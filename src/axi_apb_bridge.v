==> flow/design.v <==
module axi_apb_bridge #(
    parameter AXI_ADDR_WIDTH = 32,
    parameter AXI_DATA_WIDTH = 32,
    parameter APB_ADDR_WIDTH = 32,
    parameter APB_DATA_WIDTH = 32
)(
    input wire                          axi_aclk,
    input wire                          axi_aresetn,
    input wire [AXI_ADDR_WIDTH-1:0]     axi_awaddr,
    input wire [2:0]                    axi_awprot,
    input wire                          axi_awvalid,
    output reg                          axi_awready,
    input wire [AXI_DATA_WIDTH-1:0]     axi_wdata,
    input wire [(AXI_DATA_WIDTH/8)-1:0] axi_wstrb,
    input wire                          axi_wvalid,
    output reg                          axi_wready,
    output reg [1:0]                    axi_bresp,
    output reg                          axi_bvalid,
    input wire                          axi_bready,
    input wire [AXI_ADDR_WIDTH-1:0]     axi_araddr,
    input wire [2:0]                    axi_arprot,
    input wire                          axi_arvalid,
    output reg                          axi_arready,
    output reg [AXI_DATA_WIDTH-1:0]     axi_rdata,
    output reg [1:0]                    axi_rresp,
    output reg                          axi_rvalid,
    input wire                          axi_rready,
    output reg [APB_ADDR_WIDTH-1:0]     apb_paddr,
    output reg                          apb_pwrite,
    output reg                          apb_psel,
    output reg                          apb_penable,
    output reg [APB_DATA_WIDTH-1:0]     apb_pwdata,
    input wire [APB_DATA_WIDTH-1:0]     apb_prdata,
    input wire                          apb_pready,
    input wire                          apb_pslverr
);
    localparam IDLE        = 3'b000;
    localparam WRITE_ADDR  = 3'b001;
    localparam WRITE_DATA  = 3'b010;
    localparam WRITE_RESP  = 3'b011;
    localparam READ_ADDR   = 3'b100;
    localparam READ_DATA   = 3'b101;
    reg [2:0] current_state, next_state;
    reg [AXI_ADDR_WIDTH-1:0] captured_addr;
    reg [AXI_DATA_WIDTH-1:0] captured_wdata;
    reg [(AXI_DATA_WIDTH/8)-1:0] captured_wstrb;
    reg clk_enable;
    always @(posedge axi_aclk or negedge axi_aresetn) begin
        if (!axi_aresetn) begin
            current_state <= IDLE;
        end else begin
            current_state <= next_state;
        end
    end
    always @(*) begin
        next_state = current_state;  
        case (current_state)
            IDLE: begin
                if (axi_awvalid) next_state = WRITE_ADDR;
                else if (axi_arvalid) next_state = READ_ADDR;
            end
            WRITE_ADDR: begin
                if (axi_wvalid) next_state = WRITE_DATA;
            end
            WRITE_DATA: begin
                if (apb_pready) next_state = WRITE_RESP;
            end
            WRITE_RESP: begin
                if (axi_bready) next_state = IDLE;
            end
            READ_ADDR: begin
                if (apb_pready) next_state = READ_DATA;
            end
            READ_DATA: begin
                if (axi_rready) next_state = IDLE;
            end
            default: next_state = IDLE;
        endcase
    end
    always @(posedge axi_aclk or negedge axi_aresetn) begin
        if (!axi_aresetn) begin
            axi_awready <= 1'b0;
            axi_wready <= 1'b0;
            axi_arready <= 1'b0;
            axi_bvalid <= 1'b0;
            axi_rvalid <= 1'b0;
            captured_addr <= 0;
            captured_wdata <= 0;
            captured_wstrb <= 0;
            apb_paddr <= 0;
            apb_pwdata <= 0;
            apb_pwrite <= 0;
            apb_psel <= 0;
            apb_penable <= 0;
            clk_enable <= 1'b0;
        end else begin
            axi_awready <= 1'b0;
            axi_wready <= 1'b0;
            axi_arready <= 1'b0;
            apb_psel <= 1'b0;
            apb_penable <= 1'b0;
            clk_enable <= 1'b1;  
            case (current_state)
                IDLE: begin
                    if (axi_awvalid) begin
                        axi_awready <= 1'b1;
                        captured_addr <= axi_awaddr;
                    end else if (axi_arvalid) begin
                        axi_arready <= 1'b1;
                        captured_addr <= axi_araddr;
                    end
                end
                WRITE_ADDR: begin
                    if (axi_wvalid) begin
                        axi_wready <= 1'b1;
                        captured_wdata <= axi_wdata;
                        captured_wstrb <= axi_wstrb;
                    end
                end
                WRITE_DATA: begin
                    apb_psel <= 1'b1;
                    apb_pwrite <= 1'b1;
                    apb_paddr <= captured_addr;
                    apb_pwdata <= captured_wdata;
                    if (apb_pready) begin
                        apb_penable <= 1'b1;
                        axi_bresp <= apb_pslverr ? 2'b10 : 2'b00;
                        axi_bvalid <= 1'b1;
                    end
                end
                WRITE_RESP: begin
                    if (axi_bready) begin
                        axi_bvalid <= 1'b0;
                    end
                end
                READ_ADDR: begin
                    apb_psel <= 1'b1;
                    apb_pwrite <= 1'b0;
                    apb_paddr <= captured_addr;
                    if (apb_pready) begin
                        apb_penable <= 1'b1;
                        axi_rresp <= apb_pslverr ? 2'b10 : 2'b00;
                        axi_rvalid <= 1'b1;
                        axi_rdata <= apb_prdata;
                    end
                end
                READ_DATA: begin
                    if (axi_rready) begin
                        axi_rvalid <= 1'b0;
                    end
                end
            endcase
        end
    end
endmodule
# From RTL to reports: axi_apb_bridge
# What the tools print for axi_apb_bridge, step after step.
# Lines are those of the file above, counted from 1.
# Operators: Yosys type, input widths -> output width; for muxes data width and select width s.
# Not given: -
# setup
design	axi_apb_bridge
clock_port	axi_aclk
library	sky130hd
corner	tt_025C_1v80

# Word level
# Yosys after proc, flatten, opt, wreduce and memory -nomap, before mapping. Memory bits, and registers merged into a memory's read port (data or address), are not among the register bits. Print and check cells are not counted.
# op_classes
equal	11
shifts	0
n_div	0
reduce_and_logical	13
n_mul	0
addsub	0
n_logic	0
n_cmp	0
n_mux	27
# ops
op	n
$mux 32	2
$mux 3	7
$pmux 3 s6	1
$mux 1	13
$reduce_and 3->1	4
$ne 2x2->1 const B	5
$reduce_bool 2->1	4
$eq 3x2->1 const B	2
$eq 3x3->1 const B	2
$reduce_and 6->1	1
$pmux 1 s2	3
$reduce_and 2->1	2
$eq 3x1->1 const B	1
$ne 3x3->1 const B	1
$logic_not 3->1	1
$reduce_or 2->1	1
$mux 2	1
# word_totals
out_inout_bits	108
clocked_rd_ports_x_width	0
reg_bits	175
latch_bits	0
input_bits	147
mem_bits_ro	0
word_cells	67
mem_bits_rw	0
n_memories	0

# Longest topological paths
# Longest topological path by Yosys (ltp), each cell counted once; first at word level (registers and memories cut), then after technology mapping (sequential cells cut; the memories' decode and read muxes count).
# logic_depth
ltp_word	3
ABC_AREA	1
depth_mapped	7
depth_no_buf	5

# After synthesis
# The flow's flattened synthesis, as Yosys stat reports it; memories are mapped. The netlist is that of the ABC_AREA named above (0 if unset); the other value can give another one.
# mapped
sequential_area_um2	4575.6
stdcells	743
ff_cells	176
buffers	37
area_um2	6867.8
# by_type
cell	n	type_area_um2
sky130_fd_sc_hd__dfrtp_1	141	3.53E+03
sky130_fd_sc_hd__nand2_1	464	1741.67
sky130_fd_sc_hd__edfxtp_1	34	1.02E+03
sky130_fd_sc_hd__nand3_1	35	175.168
sky130_fd_sc_hd__buf_2	21	105.101
sky130_fd_sc_hd__buf_4	11	82.579
sky130_fd_sc_hd__inv_1	13	48.797
sky130_fd_sc_hd__buf_6	3	33.782
sky130_fd_sc_hd__dfstp_2	1	26.275
sky130_fd_sc_hd__nand2_4	2	22.522
sky130_fd_sc_hd__nor2_1	6	22.522
sky130_fd_sc_hd__o21ai_0	3	15.014
sky130_fd_sc_hd__inv_2	3	11.261
sky130_fd_sc_hd__nor2_4	1	11.261
sky130_fd_sc_hd__clkbuf_1	2	7.507
sky130_fd_sc_hd__nand2_2	1	6.256
sky130_fd_sc_hd__o21ai_1	1	5.005
sky130_fd_sc_hd__conb_1	1	3.754

# Path before layout
# Source: OpenSTA report_checks on the synthesized netlist (no wires, ideal clock, input and output delay 20% of the period each), path of least setup slack; recovery checks are left aside. Register names are those of the netlist, which keeps one name where synthesis merged equal registers.
# synth_timing
path_kind	register to register
startpoint	register current_state
endpoint	register axi_rdata[0]
slack_ns	-0.435
period_ns	1.91
launch_ns	0.000
t_arrival_ns	1.922
path_buffers	0
setup_ns	0.423
path_stages	3
t_required_ns	1.487
path_delay_ns	2.345
period_less_setup_slack_ns	2.345
# "path_delay_ns" is the arrival time less input delay plus setup time.
# "path_stages": output pins that drive a net of the path, with the launching flip-flop's if there is one; two outputs of one cell count as two.
# "period_less_setup_slack_ns" is the clock period less the worst setup slack; recovery checks do not enter. This is arithmetic on one report: input and output delays are still those of the set period (20% each).
# An end named without its bit number is one bit of that signal or, where synthesis recoded a state register, one of its new flip-flops.
# synth_via
cell_sequence	sky130_fd_sc_hd__dfrtp_1 sky130_fd_sc_hd__nand2_1 sky130_fd_sc_hd__nor2_1
# synth_lines
element	line	rtl
start: declaration	43	reg [2:0] current_state, next_state;
start: assignment	50	current_state <= IDLE;
start: assignment	52	current_state <= next_state;
end: assignment	144	axi_rdata <= apb_prdata;
end: declaration	24	output reg [AXI_DATA_WIDTH-1:0]     axi_rdata,
# Chain of elaborated cells between the ends: none given.

==> runs of axi_apb_bridge <==
Module axi_apb_bridge, platform sky130hd: 2 stored runs of the flow (Yosys, OpenROAD) with differing settings, in no particular order. Input and output delays are each 20% of the period that was set; the output load is 0.01 pF.

Run 1, flow files:
==> flow/run.sh <==
#!/bin/bash
# the make line also repeats the synthesis and layout settings of config.mk as NAME=value (left out here)
make -C /OpenROAD-flow-scripts/flow DESIGN_CONFIG=/design/flow/config.mk WORK_HOME=/design/flow/orfs CLKGATE_MAP_FILE= finish
==> flow/config.mk <==
export PLATFORM = sky130hd
export DESIGN_NAME = axi_apb_bridge
export DESIGN_NICKNAME = axi_apb_bridge
export VERILOG_FILES = /design/flow/design.v
export SDC_FILE = /design/flow/constraint.sdc
export NUM_CORES = 4
export LEC_CHECK = 0
export ABC_AREA = 1
export CAP_MARGIN = 20
export CORE_ASPECT_RATIO = 0.55
export CORE_MARGIN = 2
export CORE_UTILIZATION = 68
export MAX_ROUTING_LAYER = met5
export PLACE_DENSITY_LB_ADDON = 0.26
export SLEW_MARGIN = 10
==> flow/constraint.sdc <==
create_clock -name core_clock -period 2.39 [get_ports {axi_aclk}]
set_input_delay 0.4780 -clock core_clock [delete_from_list [all_inputs] [get_ports {axi_aclk}]]
set_output_delay 0.4780 -clock core_clock [all_outputs]
set_load 0.01 [all_outputs]

Run 1: unfinished; error DPL-0033 in clock tree synthesis

Run 2, flow files:
==> flow/run.sh <==
#!/bin/bash
# the make line also repeats the synthesis and layout settings of config.mk as NAME=value (left out here)
make -C /OpenROAD-flow-scripts/flow DESIGN_CONFIG=/design/flow/config.mk WORK_HOME=/design/flow/orfs CLKGATE_MAP_FILE= finish
==> flow/config.mk <==
export PLATFORM = sky130hd
export DESIGN_NAME = axi_apb_bridge
export DESIGN_NICKNAME = axi_apb_bridge
export VERILOG_FILES = /design/flow/design.v
export SDC_FILE = /design/flow/constraint.sdc
export NUM_CORES = 4
export LEC_CHECK = 0
export CAP_MARGIN = 5
export CELL_PAD_IN_SITES_DETAIL_PLACEMENT = 0
export CORE_ASPECT_RATIO = 1.74
export CORE_MARGIN = 2
export CORE_UTILIZATION = 71
export GPL_ROUTABILITY_DRIVEN = 1
export GPL_TIMING_DRIVEN = 0
export SLEW_MARGIN = 20
==> flow/constraint.sdc <==
create_clock -name core_clock -period 1.56 [get_ports {axi_aclk}]
set_input_delay 0.3120 -clock core_clock [delete_from_list [all_inputs] [get_ports {axi_aclk}]]
set_output_delay 0.3120 -clock core_clock [all_outputs]
set_load 0.01 [all_outputs]

Run 2: unfinished; error GPL-0301 in placement
